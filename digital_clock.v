==> flow/design.v <==
`timescale 1ns/1ps;
module Digital_Clock(
    Clk_1sec,   
    reset,      
    seconds,
    minutes,
    hours);
    input Clk_1sec;  
    input reset;
    output [5:0] seconds;
    output [5:0] minutes;
    output [4:0] hours;
    reg [5:0] seconds;
    reg [5:0] minutes;
    reg [4:0] hours; 
    always @(posedge(Clk_1sec) or posedge(reset))
    begin
        if(reset == 1'b1) begin   
            seconds = 0;
            minutes = 0;
            hours = 0;  end
        else if(Clk_1sec == 1'b1) begin   
            seconds = seconds + 1;  
            if(seconds == 60) begin  
                seconds = 0;   
                minutes = minutes + 1;  
                if(minutes == 60) begin  
                    minutes = 0;   
                    hours = hours + 1;   
                   if(hours ==  24) begin   
                        hours = 0;  
                    end 
                end
            end     
        end
    end     
endmodule
======== Tool chain data of Digital_Clock ========
The steps from the RTL of Digital_Clock to its reports follow in flow order.
Line numbers count from 1 in the design file above.
Library cell names are shortened.
Not given: n/a
design
  design top .............................. Digital_Clock
  clock ................................... Clk_1sec
  library ................................. sky130hd
  library corner .......................... tt_025C_1v80

======== Elaborated design ========
Counts by Yosys on the flattened word-level netlist (proc, flatten, opt, wreduce; memories kept). Register bits leave out memories and registers merged into their read ports (data or address); mux counts leave out enables and synchronous resets folded into registers. Print and check cells are left out. Cells with the same type and inputs are merged into one.
word-level totals
  output and inout bits ................... 17
  word-level cells ........................ 13
  register bits after elaboration ......... 17
cells by class
  add/sub/neg operators ................... 3
  equal/unequal tests ..................... 3
  reduce/logical cells .................... 1
  muxes and demuxes ....................... 3
operators with widths
  kind                                  count
  adder 6 x 1 -> 6 bit with constant B  2
  == test 6 bit with constant B         2
  2-to-1 mux 6 bit                      2
  adder 5 x 1 -> 5 bit with constant B  1
  == test 5 bit with constant B         1
  2-to-1 mux 5 bit                      1
  AND reduction 2 bit                   1

======== Depth ========
Longest topological path by Yosys (ltp), each cell counted once; first at word level (registers and memories cut), then after technology mapping (sequential cells cut; the memories' decode and read muxes count).
logic depth
  depth in word-level cells ............... 3
  ABC_AREA ................................ 0
  mapped depth ............................ 6
  gate-level depth less buffers ........... 5

======== Netlist ========
Yosys stat after the flow's synthesis: flattened, memories mapped to cells. It holds for the ABC_AREA given above (unset counts as 0); a run with the other value may have another netlist.
cell types
  type       count  total area (um^2)
  dfrtp_1    17     425.408
  nand2_1    15     56.304
  o21ai_0    8      40.038
  ha_1       3      37.536
  nand4_1    5      31.28
  mux2_4     2      30.029
  buf_6      2      22.522
  a31oi_1    3      18.768
  a22o_1     2      17.517
  and4_1     2      17.517
  nand3_4    1      17.517
  o2111ai_1  2      17.517
  xnor2_1    2      17.517
  o41ai_2    1      16.266
  nand3_1    3      15.014
  nor2_1     4      15.014
  o211ai_1   2      15.014
  nor2b_4    1      13.763
Other cell types: 12; their cells: 13.
mapped netlist
  mapped cells ............................ 88
  mapped area ............................. 914.6 um^2
  sequential part of the area ............. 425.4 um^2
  flip-flop cells ......................... 17
  buffers ................................. 4

======== Worst setup path after synthesis ========
Source: OpenSTA report_checks on the synthesized netlist (no wires, ideal clock, input and output delay 20% of the period each), path of least setup slack; recovery checks are left aside. Register names are those of the netlist, which keeps one name where synthesis merged equal registers.
timing path post-synthesis
  kind .................................... reg2reg
  from .................................... register seconds[0]
  to ...................................... register hours[0]
  arrival ................................. 1599 ps
  path buffers ............................ 1
  data required time ...................... 2155 ps
  period .................................. 2280 ps
  setup time .............................. 125 ps
  setup slack ............................. 556 ps
  path delay .............................. 1724 ps
  stages .................................. 7
  synthesis period reached ................ 1724 ps
"path delay" = arrival - input delay + setup time.
"stages": output pins that drive a net of the path, with the launching flip-flop's if there is one; two outputs of one cell count as two.
"synthesis period reached" is the clock period less the worst setup slack; recovery checks do not enter. This is arithmetic on one report: input and output delays are still those of the set period (20% each).
The rows between start and end are the longest chain of elaborated cells between them; the timing report does not say that the signal goes this way. Where chains are equally long, one stands for them.
Each line given opens the expression or statement behind the cell; cells for indexed reads and writes are added by Yosys, which also makes memories of some case tables.
At most two assigning lines are given for a register; there are more.
on the way, post-synthesis
  cells stage by stage .................... dfrtp_1 ha_1 nor2b_4 and4_1 buf_6 nand3_4 mux2_4
  length of the longest elaborated chain .. 3
ends and longest elaborated chain, post-synthesis
  item                  RTL line  RTL
  start, declared       10        output [5:0] seconds;
  start, assigned       19        seconds = 0;
  start, assigned       23        seconds = seconds + 1;
  adder 6 x 1 -> 6 bit  23
  == test 6 bit         24        if(seconds == 60) begin
  AND reduction 2 bit   n/a
  end, assigned         21        hours = 0;  end
  end, assigned         29        hours = hours + 1;
  end, declared         12        output [4:0] hours;

======== Timing after layout ========
Path of least setup slack in the final report of run 1 (OpenROAD, finished layout, wires in). Where an end is a register, its clock arrival counts in the times.
The report prints the path's times to 10 ps; the period is as set.
timing path after layout
  kind .................................... reg2reg
  from .................................... register seconds[0]
  to ...................................... register hours[0]
  path buffers ............................ 0
  data required time ...................... 2540 ps
  setup slack ............................. 390 ps
  setup time .............................. 100 ps
  arrival ................................. 2140 ps
  period .................................. 2360 ps
  stages .................................. 6
The rows between start and end are the longest chain of elaborated cells between them; the timing report does not say that the signal goes this way. Where chains are equally long, one stands for them.
At most two assigning lines are given for a register; there are more.
on the way, after layout
  cells stage by stage .................... dfrtp_1 ha_1 nor2b_4 and4_1 nand3_4 mux2_4
  length of the longest elaborated chain .. 3
ends and longest elaborated chain, after layout
  item                  RTL line  RTL
  start, declared       10        output [5:0] seconds;
  start, assigned       19        seconds = 0;
  start, assigned       23        seconds = seconds + 1;
  adder 6 x 1 -> 6 bit  23
  == test 6 bit         24        if(seconds == 60) begin
  AND reduction 2 bit   n/a
  end, assigned         21        hours = 0;  end
  end, assigned         29        hours = hours + 1;
  end, declared         12        output [4:0] hours;

2 stored runs of Digital_Clock in the flow (synthesis by Yosys, layout by OpenROAD, sky130hd cells), in arbitrary order. Constraints: input delay and output delay 20% of the set period each, output load 0.01 pF.
"clock period achieved" means the clock period less the worst setup slack. The figure is calculated, with input and output delays left at 20% of the set period.
By "total power of the final layout" is meant OpenSTA's value without simulated activity: inputs other than the clock are taken to toggle once in ten clock periods, and the tool carries that through the logic.

---- run 1 ----
settings
  period_ns = 2.36
  CORE_UTILIZATION = 53
  PLACE_DENSITY_LB_ADDON = 0.09
  TNS_END_PERCENT = 5
  CTS_CLUSTER_SIZE = 16
  SLEW_MARGIN = 40
  MAX_ROUTING_LAYER = met4
  CAP_MARGIN = 20
  CORE_MARGIN = 2
results
  total power of the final layout ......... 449.3 µW
  chip area in the Yosys report ........... 914.6 um^2
  standard-cell area after layout ......... 1107.3 um^2
  post-route worst hold slack ............. 550 ps
  worst setup slack after layout .......... 391 ps
  die outline area ........................ 2073.9 um^2
  clock period achieved ................... 1969 ps
  utilization ............................. 0.663

---- run 2 ----
settings
  period_ns = 3.67
  CORE_UTILIZATION = 58
  PLACE_DENSITY = 0.68
  HOLD_SLACK_MARGIN = -0.06
  CORE_MARGIN = 2
  CELL_PAD_IN_SITES_GLOBAL_PLACEMENT = 1
  CELL_PAD_IN_SITES_DETAIL_PLACEMENT = 2
  TNS_END_PERCENT = 100
  CTS_CLUSTER_DIAMETER = 364
  CAP_MARGIN = 20
  SLEW_MARGIN = 20
results
  did not finish, placement stopped with DPL-0033
